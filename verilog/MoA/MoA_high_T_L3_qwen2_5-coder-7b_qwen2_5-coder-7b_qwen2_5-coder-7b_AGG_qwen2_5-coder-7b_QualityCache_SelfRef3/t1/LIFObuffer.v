==> flow/design.v <==
module LIFObuffer(
    input [3:0] dataIn,
    input RW,
    input EN,
    input Rst,
    input Clk,
    output reg [3:0] dataOut,
    output reg EMPTY,
    output reg FULL
);
reg [1:0] SP;
reg [15:0] stack_mem;
always @(posedge Clk) begin
    if (Rst) begin
        SP <= 2'd4;
        stack_mem <= {16{4'b0}};
        dataOut <= 4'b0;
        EMPTY <= 1'b1;
        FULL <= 1'b0;
    end else if (EN) begin
        if (!FULL && !RW) begin
            stack_mem[SP*4 +: 4] <= dataIn;
            SP <= SP - 1;
            FULL <= (SP == 2'd0);
            EMPTY <= (SP == 4'd4);
        end else if (!EMPTY && RW) begin
            dataOut <= stack_mem[SP*4 +: 4];
            stack_mem[SP*4 +: 4] <= 4'b0;
            SP <= SP + 1;
            EMPTY <= (SP == 4'd4);
            FULL <= (SP == 2'd0);
        end
    end else begin
        dataOut <= stack_mem[SP];
        EMPTY <= (SP == 4'd4);
        FULL <= (SP == 2'd0);
    end
end
endmodule
* From RTL to reports: LIFObuffer
The steps from the RTL of LIFObuffer to its reports follow in flow order.
Lines are those of the file above, counted from 1.
Operators: Yosys type, input widths -> output width; for muxes data width and select width s.
Cell names lack the library's common part.
Not given: n/a
- Top module :: LIFObuffer
- Clock :: Clk
- Cell library :: sky130hd
- Corner :: tt_025C_1v80

* Word-level counts
Counts by Yosys on the flattened word-level netlist (proc, flatten, opt, wreduce; memories kept). Register bits leave out memories and registers merged into their read ports (data or address). Print and check cells are left out. Cells with the same type and inputs are merged into one.
- Output and inout bits :: 6
- Elaborated cells :: 47
- Input port bits :: 8
- Flip-flop bits (word level) :: 24
- Equal/unequal tests :: 3
- Reduce/logical cells :: 11
- Add/sub/neg operators :: 3
- Multiplexer cells :: 13
- Bitwise gates (word level) :: 6
- Shift operators :: 5
** Operators with widths (number)
- $shift 1x33->16 const A :: 1
- $shift 4x33->16 :: 1
- $shift 4x33->16 const A :: 1
- $neg 4->33 :: 1
- $or 16x16->16 :: 2
- $mux 16 :: 2
- $and 16x16->16 :: 1
- $shiftx 16x2->1 :: 1
- $shiftx 16x5->4 :: 1
- $not 16->16 :: 1
- $mux 1 :: 9
- $reduce_and 2->1 :: 3
- $mux 2 :: 2
- $logic_not 1->1 :: 3
- $ne 3x1->1 const B :: 1
- $logic_and 1x1->1 :: 2
- $not 1->1 :: 2
- $add 2x1->2 const B :: 1
- $sub 2x1->2 const B :: 1
- $ne 2x1->1 const B :: 1
- $ne 2x2->1 const B :: 1
- $logic_not 2->1 :: 1
- $reduce_bool 2->1 :: 1
- $reduce_or 2->1 :: 1

* Depth
Depth = most cells in a row (Yosys ltp): at word level without a register or memory, in the mapped netlist without a sequential cell, where the memories' decode and read muxes count.
- Word-level depth :: 7
- ABC_AREA :: 1
- Gate-level depth with buffers :: 10
- Mapped depth without buffers :: 7

* Netlist
Source: synth_stat.txt of the flow (Yosys; design flattened, memories mapped). It holds for the ABC_AREA given above (unset counts as 0); a run with the other value may have another netlist.
** Cells by type
- dfxtp_1 :: number 24, area in all 480.461 um^2
- nand2_1 :: number 49, area in all 183.926 um^2
- a21oi_1 :: number 18, area in all 90.086 um^2
- nor2_1 :: number 20, area in all 75.072 um^2
- o21ai_0 :: number 15, area in all 75.072 um^2
- ha_1 :: number 5, area in all 62.56 um^2
- inv_1 :: number 16, area in all 60.058 um^2
- nand3_1 :: number 10, area in all 50.048 um^2
- o211ai_1 :: number 4, area in all 30.029 um^2
- buf_6 :: number 2, area in all 22.522 um^2
- nor2_4 :: number 2, area in all 22.522 um^2
- nand3_2 :: number 2, area in all 20.019 um^2
- nor3_1 :: number 3, area in all 15.014 um^2
- nand4_2 :: number 1, area in all 12.512 um^2
- buf_2 :: number 2, area in all 10.01 um^2
- nor3_2 :: number 1, area in all 10.01 um^2
- buf_4 :: number 1, area in all 7.507 um^2
- clkbuf_1 :: number 2, area in all 7.507 um^2
Not listed: further types 4, cells in them 4.
- Chip area (Yosys) :: 1261.2 um^2
- Flip-flops :: 24
- Sequential area :: 480.5 um^2
- Buffers :: 7
- Mapped cells :: 181

* Timing after synthesis
OpenSTA on the mapped netlist: ideal clock, no wires. The path of least setup slack (recovery checks aside). Input and output delay are each 20% of the period. Register names are those of the netlist, which keeps one name where synthesis merged equal registers.
- Path type :: reg-to-reg
- From :: reg SP[0]
- To :: reg stack_mem[0]
- Data required time :: 2345 ps
- Slack :: 871 ps
- Data arrival time :: 1474 ps
- Stages :: 10
- Setup time :: 65 ps
- Path delay :: 1539 ps
- Launch time at the first pin :: 0 ps
- Path buffers :: 2
- Period :: 2410 ps
- Synthesis period reached :: 1539 ps
"path delay" = arrival - input delay + setup time.
"stages" counts driving pins, that of a launching flip-flop among them; a cell with two outputs on the path counts twice.
"synthesis period reached" is the clock period less the worst setup slack; recovery checks do not enter. This is arithmetic on one report: input and output delays are still those of the set period (20% each).
A register here has more assigning lines than the two given.
Lines with a computed index may be missing from the assigning lines.
- Path through :: dfxtp_1 buf_6 inv_4 buf_4 ha_1 inv_1 nand3_2 o21ai_0 o21ai_0 nor2_1
** Ends and longest elaborated chain, after synthesis
- start: declaration :: line 11 : reg [1:0] SP;
- start: assignment :: line 23 : SP <= SP - 1;
- start: assignment :: line 29 : SP <= SP + 1;
- end: assignment :: line 16 : stack_mem <= {16{4'b0}};
- end: declaration :: line 12 : reg [15:0] stack_mem;
No chain of elaborated cells between the ends is given.

* Worst path after layout
From the final timing report of flow run 1: the path of least setup slack in the routed layout; clock arrival at registers is part of the times.
The path's times are printed in steps of 10 ps; the period is the one set.
- Path type :: reg-to-output
- From :: reg FULL
- To :: out FULL
- Output delay :: 590 ps
- Data required time :: 2350 ps
- Stages :: 2
- Launch time at the first pin :: 320 ps
- Period :: 2940 ps
- Slack :: 990 ps
- Path buffers :: 1
- Data arrival time :: 1360 ps
A register here has more assigning lines than the two given.
- Path through :: dfxtp_1 clkdlybuf4s50_1
- Length of the longest elaborated chain :: 0
- Elaborated cells on any way between the ends :: 0
- Source lines of those cells :: 0
** Ends and longest elaborated chain, post-layout
- start: declaration :: line 9 : output reg FULL
- start: assignment :: line 24 : FULL <= (SP == 2'd0);
- start: assignment :: line 31 : FULL <= (SP == 2'd0);
- end: declaration :: line 9

Measured data: module LIFObuffer, platform sky130hd, 2 stored runs of the flow under differing settings, order arbitrary. Input and output delays are each 20% of the period that was set; the output load is 0.01 pF.
"period reached" is the run's clock period less its worst setup slack. It is reckoned from that one timing run; input and output delays stay at 20% of the period that was set.
By "time of the worst setup path" is meant the share of the clock period that the worst setup path is allowed (20% is reserved at inputs, 20% at outputs), minus its slack. Clock arrival times at its registers enter into it.
By "total power after layout" is meant OpenSTA's value without simulated activity: inputs other than the clock are taken to toggle once in ten clock periods, and the tool carries that through the logic.
"time of the worst setup path" is known to 10 ps.

* Flow run 1
** Files
==> flow/run.sh <==
#!/bin/bash
# the make line also repeats the synthesis and layout settings of config.mk as NAME=value (left out here)
make -C /OpenROAD-flow-scripts/flow DESIGN_CONFIG=/design/flow/config.mk WORK_HOME=/design/flow/orfs CLKGATE_MAP_FILE= finish
==> flow/config.mk <==
export PLATFORM = sky130hd
export DESIGN_NAME = LIFObuffer
export DESIGN_NICKNAME = LIFObuffer
export VERILOG_FILES = /design/flow/design.v
export SDC_FILE = /design/flow/constraint.sdc
export NUM_CORES = 4
export LEC_CHECK = 0
export ABC_AREA = 1
export CAP_MARGIN = 15
export CELL_PAD_IN_SITES_DETAIL_PLACEMENT = 0
export CORE_MARGIN = 2
export CORE_UTILIZATION = 64
export CTS_CLUSTER_SIZE = 72
export GPL_ROUTABILITY_DRIVEN = 0
export MAX_ROUTING_LAYER = met4
export SETUP_SLACK_MARGIN = 0.01
export SLEW_MARGIN = 10
export TNS_END_PERCENT = 70
==> flow/constraint.sdc <==
create_clock -name core_clock -period 2.94 [get_ports {Clk}]
set_input_delay 0.5880 -clock core_clock [delete_from_list [all_inputs] [get_ports {Clk}]]
set_output_delay 0.5880 -clock core_clock [all_outputs]
set_load 0.01 [all_outputs]
** Results
- Total power after layout :: 0.7397 mW
- Time of the worst setup path :: 1360 ps
- Critical path kind :: reg-to-output
- Die outline area :: 2341.6 um^2
- Area of the standard cells in the finished layout :: 1437.6 um^2
- Worst setup slack after layout :: 988 ps
- Worst hold slack in the final report :: 469 ps
- Period reached :: 1952 ps
- Chip area in the Yosys report :: 1261.2 um^2
- Final utilization :: 0.756
- Total negative slack on setup checks :: 0 ps

* Flow run 2
** Files
==> flow/run.sh <==
#!/bin/bash
# the make line also repeats the synthesis and layout settings of config.mk as NAME=value (left out here)
make -C /OpenROAD-flow-scripts/flow DESIGN_CONFIG=/design/flow/config.mk WORK_HOME=/design/flow/orfs CLKGATE_MAP_FILE= finish
==> flow/config.mk <==
export PLATFORM = sky130hd
export DESIGN_NAME = LIFObuffer
export DESIGN_NICKNAME = LIFObuffer
export VERILOG_FILES = /design/flow/design.v
export SDC_FILE = /design/flow/constraint.sdc
export NUM_CORES = 4
export LEC_CHECK = 0
export CAP_MARGIN = 25
export CELL_PAD_IN_SITES_DETAIL_PLACEMENT = 2
export CORE_MARGIN = 2
export CORE_UTILIZATION = 42
export GPL_ROUTABILITY_DRIVEN = 0
export MAX_ROUTING_LAYER = met5
export PLACE_DENSITY_LB_ADDON = 0.18
export SLEW_MARGIN = 20
export TNS_END_PERCENT = 15
==> flow/constraint.sdc <==
create_clock -name core_clock -period 1.57 [get_ports {Clk}]
set_input_delay 0.3140 -clock core_clock [delete_from_list [all_inputs] [get_ports {Clk}]]
set_output_delay 0.3140 -clock core_clock [all_outputs]
set_load 0.01 [all_outputs]
** Results
- Total power after layout :: 1.475 mW
- Time of the worst setup path :: 1550 ps
- Critical path kind :: reg-to-reg
- Die outline area :: 3274.7 um^2
- Area of the standard cells in the finished layout :: 1556.5 um^2
- Worst setup slack after layout :: 24 ps
- Worst hold slack in the final report :: 426 ps
- Period reached :: 1546 ps
- Chip area in the Yosys report :: 1189.9 um^2
- Final utilization :: 0.569
- Total negative slack on setup checks :: 0 ps
