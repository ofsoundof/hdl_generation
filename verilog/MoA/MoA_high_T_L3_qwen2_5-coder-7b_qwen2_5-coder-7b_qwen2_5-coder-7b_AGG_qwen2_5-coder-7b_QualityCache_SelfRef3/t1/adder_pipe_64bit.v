==> flow/design.v <==
module adder_pipe_64bit (
    input wire clk,
    input wire rst_n,
    input wire i_en,
    input wire [63:0] adda,
    input wire [63:0] addb,
    output reg [65:0] result,
    output reg o_en
);
reg [63:0] a_reg;
reg [63:0] b_reg;
wire [64:0] sum;
wire carry_out;
always @(posedge clk or negedge rst_n) begin
    if (!rst_n) begin
        a_reg <= 64'b0;
        b_reg <= 64'b0;
        result <= 65'b0;
        o_en <= 1'b0;
    end else begin
        if (i_en) begin
            a_reg <= adda;
            b_reg <= addb;
        end
        sum = a_reg + b_reg + carry_out;
        carry_out = sum[64];
        result = {carry_out, sum[63:0]};
        o_en <= i_en & (sum[64] | carry_out);
    end
end
assign carry_out = (a_reg[63] & b_reg[63]) | (a_reg[63] & sum[63]) | (b_reg[63] & sum[63]);
endmodule
From RTL to reports: adder_pipe_64bit
What the tools print for adder_pipe_64bit, step after step. Line numbers count from 1 in the design file above. Operators: Yosys type, input widths -> output width; for muxes data width and select width s. Library cell names are shortened. A cell with -- has no value.

Design top: adder_pipe_64bit. Clock: clk. Library: sky130hd. Corner: tt_025C_1v80.

After elaboration
Counts by Yosys on the flattened word-level netlist (proc, flatten, opt, wreduce; memories kept). Register bits leave out memories and registers merged into their read ports (data or address); mux counts leave out enables and synchronous resets folded into registers. Print and check cells are left out. Cells with the same type and inputs are merged into one.

The entry for flip-flop bits (word level) reads 259. For bits of input ports the number is 131. The figure for output and inout port bits is 67. The entry for cells after elaboration reads 14.

Under $add $sub $neg stands 2. Bitwise operators: 6.

Operator list (count): $add 64x64->65 (1); $add 65x1->65 (1); $and 1x1->1 (4); $or 1x1->1 (2).

Depth
Yosys ltp: most cells in a row. Word level: on the elaborated netlist, between registers, memories and ports. Mapped: between sequential cells and ports; inverters and the memories' decode and read muxes count.

The figure for depth in word-level cells is 5. The figure for ABC_AREA is 0. The entry for mapped depth reads 14. For gate-level depth less buffers the number is 14.

After synthesis
Source: synth_stat.txt of the flow (Yosys; design flattened, memories mapped). It holds for the ABC_AREA given above (unset counts as 0); a run with the other value may have another netlist. Totals and module areas in this step are rounded.

Cell types: dfrtp_1 (count 194, area in all 4.85E+03 sq um); mux2_2 (count 128, area in all 1.44E+03 sq um); ha_1 (count 63, area in all 788.256 sq um); a21oi_1 (count 75, area in all 375.36 sq um); xnor2_1 (count 37, area in all 324.061 sq um); a21o_1 (count 39, area in all 292.781 sq um); nand2_1 (count 55, area in all 206.448 sq um); o21ai_0 (count 41, area in all 205.197 sq um); xor2_1 (count 23, area in all 201.443 sq um); nor2_1 (count 48, area in all 180.173 sq um); clkbuf_1 (count 35, area in all 131.376 sq um); nand4_1 (count 17, area in all 106.352 sq um); nor3_1 (count 18, area in all 90.086 sq um); o21a_1 (count 10, area in all 75.072 sq um); o21bai_1 (count 10, area in all 75.072 sq um); a31oi_1 (count 11, area in all 68.816 sq um); inv_1 (count 16, area in all 60.058 sq um); a211oi_1 (count 7, area in all 52.55 sq um).

Not listed: further types 44, cells in them 88.

The entry for cell count reads 915. For mapped area the number is 10000 sq um. For sequential area the number is 4900 sq um. For flip-flops the number is 195. Under buffers stands 39.

Worst setup path after synthesis
OpenSTA on the mapped netlist: ideal clock, no wires. The path of least setup slack (recovery checks aside). Input and output delay are each 20% of the period. Register names are those of the netlist, which keeps one name where synthesis merged equal registers.

Kind: reg-to-reg. Start point: reg a_reg[63]. End point: reg result[50]. For period the number is 4440 ps. For setup time the number is 127 ps. Time at the first pin: 0 ps. Under arrival time stands 3101 ps. Under required time stands 4313 ps. Path slack: 1212 ps. The entry for path delay reads 3228 ps. The figure for driving pins on the path is 14. The entry for buffers on the path reads 0. Under synthesis period reached stands 3228 ps.

"path delay" is the arrival time less input delay plus setup time. "driving pins on the path": output pins that drive a net of the path, with the launching flip-flop's if there is one; two outputs of one cell count as two. "synthesis period reached" is the clock period less the worst setup slack; recovery checks do not enter. This is arithmetic on one report: input and output delays are still those of the set period (20% each). The rows between start and end are the longest chain of elaborated cells between them; the timing report does not say that the signal goes this way. Where chains are equally long, one stands for them. Each line given opens the expression or statement behind the cell; cells for indexed reads and writes are added by Yosys, which also makes memories of some case tables.

Cells stage by stage: dfrtp_1 > ha_1 > nand2b_1 > fa_1 > fa_1 > a21o_1 > nand4_1 > nand2_1 > a311oi_1 > nor2_1 > a21oi_1 > o21ai_1 > a311o_1 > xor2_1. Length of the longest elaborated chain: 4. Elaborated cells between the ends (all ways): 5. The figure for RTL lines with such cells is 2. Classes of those cells: add/sub: 1; logic: 4.

Ends and longest elaborated chain, after synthesis: start: declaration (line 10) `reg [63:0] a_reg;`; start: assignment (line 16) `a_reg <= 64'b0;`; start: assignment (line 22) `a_reg <= adda;`; $and 1x1->1 (line 31) `assign carry_out = (a_reg[63] & b_reg[63]) | (a_reg[63] & sum[63]) | (b_reg[63] & sum[63]);`; $or 1x1->1 (2 in a row) (line 31); $add 65x1->65 (line 25) `sum = a_reg + b_reg + carry_out;`; end: assignment (line 18) `result <= 65'b0;`; end: assignment (line 27) `result = {carry_out, sum[63:0]};`; end: declaration (line 7) `output reg [65:0] result,`.

Timing after layout
From the final timing report of job 1: the path of least setup slack in the routed layout; clock arrival at registers is part of the times. The path's times are printed in steps of 10 ps; the period is the one set.

Kind: reg-to-reg. Start point: reg a_reg[63]. End point: reg result[50]. For period the number is 3300 ps. For setup time the number is 110 ps. Time at the first pin: 430 ps. Under arrival time stands 3570 ps. Under required time stands 3630 ps. Path slack: 60 ps. The figure for driving pins on the path is 14. The entry for buffers on the path reads 0.

The rows between start and end are the longest chain of elaborated cells between them; the timing report does not say that the signal goes this way. Where chains are equally long, one stands for them.

Cells stage by stage: dfrtp_1 > ha_2 > nand2b_4 > fa_2 > fa_2 > a21o_1 > nand4_1 > nand2_2 > a311oi_2 > nor2_2 > a21oi_2 > o21ai_2 > a311o_1 > xor2_1. Length of the longest elaborated chain: 4. Elaborated cells between the ends (all ways): 5. The figure for RTL lines with such cells is 2. Classes of those cells: add/sub: 1; logic: 4.

Ends and longest elaborated chain, after layout: start: declaration (line 10) `reg [63:0] a_reg;`; start: assignment (line 16) `a_reg <= 64'b0;`; start: assignment (line 22) `a_reg <= adda;`; $and 1x1->1 (line 31) `assign carry_out = (a_reg[63] & b_reg[63]) | (a_reg[63] & sum[63]) | (b_reg[63] & sum[63]);`; $or 1x1->1 (2 in a row) (line 31); $add 65x1->65 (line 25) `sum = a_reg + b_reg + carry_out;`; end: assignment (line 18) `result <= 65'b0;`; end: assignment (line 27) `result = {carry_out, sum[63:0]};`; end: declaration (line 7) `output reg [65:0] result,`.

Lab notebook: adder_pipe_64bit

Stored flow runs of adder_pipe_64bit (2 of them; Yosys, OpenROAD, sky130hd). They differ in their settings and are not a sequence. Constraints: input delay and output delay 20% of the set period each, output load 0.01 pF. By "period achieved" is meant the clock period of the run minus its worst setup slack. This is arithmetic on one report: input and output delays are still those of the set period (20% each). "allowed time less slack (worst setup path)" = time allowed to the worst setup path (clock period - input delay - output delay, where it has them) - its slack; a late launch clock adds to it, a late capture clock takes from it. By "total design power" is meant OpenSTA's value without simulated activity: inputs other than the clock are taken to toggle once in ten clock periods, and the tool carries that through the logic. "allowed time less slack (worst setup path)" is known to 10 ps. The measured numbers are rounded.

Files of job 1:
==> flow/run.sh <==
#!/bin/bash
# the make line also repeats the synthesis and layout settings of config.mk as NAME=value (left out here)
make -C /OpenROAD-flow-scripts/flow DESIGN_CONFIG=/design/flow/config.mk WORK_HOME=/design/flow/orfs CLKGATE_MAP_FILE= finish
==> flow/config.mk <==
export PLATFORM = sky130hd
export DESIGN_NAME = adder_pipe_64bit
export DESIGN_NICKNAME = adder_pipe_64bit
export VERILOG_FILES = /design/flow/design.v
export SDC_FILE = /design/flow/constraint.sdc
export NUM_CORES = 4
export LEC_CHECK = 0
export CAP_MARGIN = 20
export CORE_MARGIN = 2
export CORE_UTILIZATION = 40
export SETUP_SLACK_MARGIN = 0.25
export SLEW_MARGIN = 20
==> flow/constraint.sdc <==
create_clock -name core_clock -period 3.3 [get_ports {clk}]
set_input_delay 0.6600 -clock core_clock [delete_from_list [all_inputs] [get_ports {clk}]]
set_output_delay 0.6600 -clock core_clock [all_outputs]
set_load 0.01 [all_outputs]

Results of job 1. The post-route utilization comes to 55 %. The total design power stands at 8500 µW. The allowed time less slack (worst setup path) is 3240 ps. Worst setup path type: reg-to-reg. The measured die outline area is 27000 sq um. For the worst setup slack after layout the run shows 60 ps. The standard-cell area of the final layout is 14000 sq um. The measured period achieved is 3240 ps. The measured Yosys chip area after synthesis is 10000 sq um.

Files of job 2:
==> flow/run.sh <==
#!/bin/bash
# the make line also repeats the synthesis and layout settings of config.mk as NAME=value (left out here)
make -C /OpenROAD-flow-scripts/flow DESIGN_CONFIG=/design/flow/config.mk WORK_HOME=/design/flow/orfs CLKGATE_MAP_FILE= finish
==> flow/config.mk <==
export PLATFORM = sky130hd
export DESIGN_NAME = adder_pipe_64bit
export DESIGN_NICKNAME = adder_pipe_64bit
export VERILOG_FILES = /design/flow/design.v
export SDC_FILE = /design/flow/constraint.sdc
export NUM_CORES = 4
export LEC_CHECK = 0
export CAP_MARGIN = 20
export CELL_PAD_IN_SITES_DETAIL_PLACEMENT = 2
export CELL_PAD_IN_SITES_GLOBAL_PLACEMENT = 3
export CORE_MARGIN = 2
export CORE_UTILIZATION = 47
export MAX_ROUTING_LAYER = met5
export PLACE_DENSITY_LB_ADDON = 0.24
export SETUP_SLACK_MARGIN = 0.49
export SLEW_MARGIN = 5
export TNS_END_PERCENT = 95
==> flow/constraint.sdc <==
create_clock -name core_clock -period 3.08 [get_ports {clk}]
set_input_delay 0.6160 -clock core_clock [delete_from_list [all_inputs] [get_ports {clk}]]
set_output_delay 0.6160 -clock core_clock [all_outputs]
set_load 0.01 [all_outputs]

Outcome of job 2: not finished: placement ended with error FLW-0024.
